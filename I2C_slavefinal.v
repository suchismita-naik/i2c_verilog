==> flow/design.v <==
module i2c_slave(
    input wire clk,            
    input wire rst,            
    input wire scl,            
    inout wire sda,            
    output reg [7:0] data_out,  
    output reg ack_out         
);
    reg [6:0] slave_address = 7'b1010001;  
    reg [7:0] received_data;
    reg [3:0] bit_count;        
    reg sda_out;                
    reg sda_en;                 
    assign sda = (sda_en) ? sda_out : 1'bz;  
    parameter IDLE          = 3'b000;
    parameter ADDRESS_MATCH = 3'b001;
    parameter ACK_ADDRESS   = 3'b010;
    parameter RECEIVING     = 3'b011;
    parameter ACK_DATA      = 3'b100;
    reg [2:0] state;
    always @(negedge scl or posedge rst) begin
        if (rst) begin
            state <= IDLE;
            received_data <= 8'b0;
            bit_count <= 0;
            sda_en <= 0;
            ack_out <= 0;
            data_out <= 8'b0;
        end else begin
            case (state)
                IDLE: begin
                    bit_count <= 0;
                    ack_out <= 0;
                    if (sda == 0)  
                        state <= ADDRESS_MATCH;
                end
                ADDRESS_MATCH: begin
                    received_data[6:0] <= {received_data[5:0], sda};  
                    bit_count <= bit_count + 1;
                    if (bit_count == 6)  
                        state <= ACK_ADDRESS;
                end
                ACK_ADDRESS: begin
                    if (received_data[6:0] == slave_address) begin
                        sda_en <= 1;   
                        sda_out <= 0;  
                        ack_out <= 1;  
                        state <= RECEIVING;
                    end else begin
                        state <= IDLE;  
                    end
                    bit_count <= 0;
                end
                RECEIVING: begin
                    received_data <= {received_data[6:0], sda};  
                    bit_count <= bit_count + 1;
                    if (bit_count == 7)  
                        state <= ACK_DATA;
                end
                ACK_DATA: begin
                    sda_en <= 1;   
                    sda_out <= 0;  
                    ack_out <= 1;  
                    data_out <= received_data;  
                    state <= IDLE;  
                end
                default: state <= IDLE;
            endcase
        end
    end
endmodule
* Step by step through the tools: i2c_slave
What the tools print for i2c_slave, step after step.
Line numbers count from 1 in the design file above.
Cell names lack the library's common part.
Not given: -
- Top :: i2c_slave
- Clock input :: scl
- Library :: sky130hd
- Corner :: tt_025C_1v80

* After elaboration
Yosys after proc, flatten, opt, wreduce and memory -nomap, before mapping. Memory bits, and registers merged into a memory's read port (data or address), are not among the register bits. Print and check cells are not counted. Equal cells are merged and count once.
- Output and inout bits :: 10
- Bits in registers :: 26
- Input port bits :: 3
- Word-level cells :: 43
- Bitwise operators :: 1
- Muxes and demuxes :: 12
- Reduce/logical cells :: 10
- Eq/ne operators :: 11
- $add $sub $neg :: 1
** Operators by type and width (count)
- 3-bit case mux with 4-bit select :: 1
- 3-bit two-way mux :: 3
- 2-bit inequality test (second input constant) :: 4
- 4-bit by 3-bit == test with 1-bit output (second input constant) :: 2
- 4-bit case mux with 2-bit select :: 1
- 7-bit == test (second input constant) :: 1
- 3-bit by 2-bit == test with 1-bit output (second input constant) :: 2
- 3-bit AND reduction :: 2
- 2-bit AND reduction :: 2
- 2-bit nonzero test :: 2
- 2-bit OR reduction :: 2
- 4-bit by 1-bit adder with 4-bit output (second input constant) :: 1
- 1-bit case mux with 2-bit select :: 2
- 3-bit by 1-bit == test with 1-bit output (second input constant) :: 1
- 3-bit == test (second input constant) :: 1
- 3-bit zero test :: 1
- 3-bit nonzero test :: 1
- 1-bit case mux with 3-bit select :: 1
- 1-bit two-way mux :: 3
- 2-bit two-way mux :: 1
- 1-bit inverter :: 1

* Depth
Longest topological path by Yosys (ltp), each cell counted once; first at word level (registers and memories cut), then after technology mapping (sequential cells cut; the memories' decode and read muxes count).
- Word-level depth :: 3
- ABC_AREA :: 0
- Mapped depth :: 4
- Mapped depth without buffers :: 4

* Netlist
Source: synth_stat.txt of the flow (Yosys; design flattened, memories mapped). It holds for the ABC_AREA given above (unset counts as 0); a run with the other value may have another netlist.
Totals and module areas in this step are rounded.
** Cell types
- dfrtn_1 :: count 9, total area 225.216 um^2
- buf_4 :: count 9, total area 67.565 um^2
- o21ai_0 :: count 7, total area 35.034 um^2
- dfstp_2 :: count 1, total area 26.275 um^2
- ha_1 :: count 2, total area 25.024 um^2
- inv_1 :: count 5, total area 18.768 um^2
- nand2_1 :: count 4, total area 15.014 um^2
- nor4_2 :: count 1, total area 12.512 um^2
- a21o_2 :: count 1, total area 8.758 um^2
- o311ai_0 :: count 1, total area 8.758 um^2
- xor2_1 :: count 1, total area 8.758 um^2
- a21boi_0 :: count 1, total area 7.507 um^2
- and2b_1 :: count 1, total area 7.507 um^2
- and3_2 :: count 1, total area 7.507 um^2
- nor2_1 :: count 2, total area 7.507 um^2
- and3_1 :: count 1, total area 6.256 um^2
- or2_2 :: count 1, total area 6.256 um^2
- nand3_1 :: count 1, total area 5.005 um^2
- conb_1 :: count 1, total area 3.754 um^2
- Cell count :: 50
- Mapped flip-flops :: 10
- Buffer cells :: 9
- Chip area (Yosys) :: 503.0 um^2
- Sequential area :: 251.5 um^2

Settings and measured results of 2 stored flow runs for module i2c_slave (sky130hd), not sorted in any way. The constraints put input and output delay at 20% of the set period each and load the outputs with 0.01 pF.
By "overall power" is meant OpenSTA's value without simulated activity: inputs other than the clock are taken to toggle once in ten clock periods, and the tool carries that through the logic.
Values from the reports are rounded here.

** Run 1
- Settings :: period_ns=2.07; CORE_UTILIZATION=30; CELL_PAD_IN_SITES_DETAIL_PLACEMENT=0; GPL_TIMING_DRIVEN=1; CTS_CLUSTER_DIAMETER=226; MIN_ROUTING_LAYER=met1; CAP_MARGIN=20; CORE_MARGIN=2; SLEW_MARGIN=20
- Synthesized cell area :: 503.0 um^2
- Full die area :: 2020 um^2
- Standard-cell area of the final layout :: 541.8 um^2
- Final utilization :: 35.1 %
- Worst setup slack after layout :: -164 ps
- Post-route setup TNS :: -164 ps
- Worst hold slack after layout :: 439 ps
- Overall power :: 0.0003576 W

** Run 2
- Settings :: period_ns=1.65; CORE_UTILIZATION=48; PLACE_DENSITY=0.75; CORE_ASPECT_RATIO=1.71; CORE_MARGIN=4; ABC_AREA=0; GPL_ROUTABILITY_DRIVEN=1; CAP_MARGIN=20; MAX_ROUTING_LAYER=met4; SLEW_MARGIN=20
- Outcome :: incomplete, floorplanning halted on PDN-0185
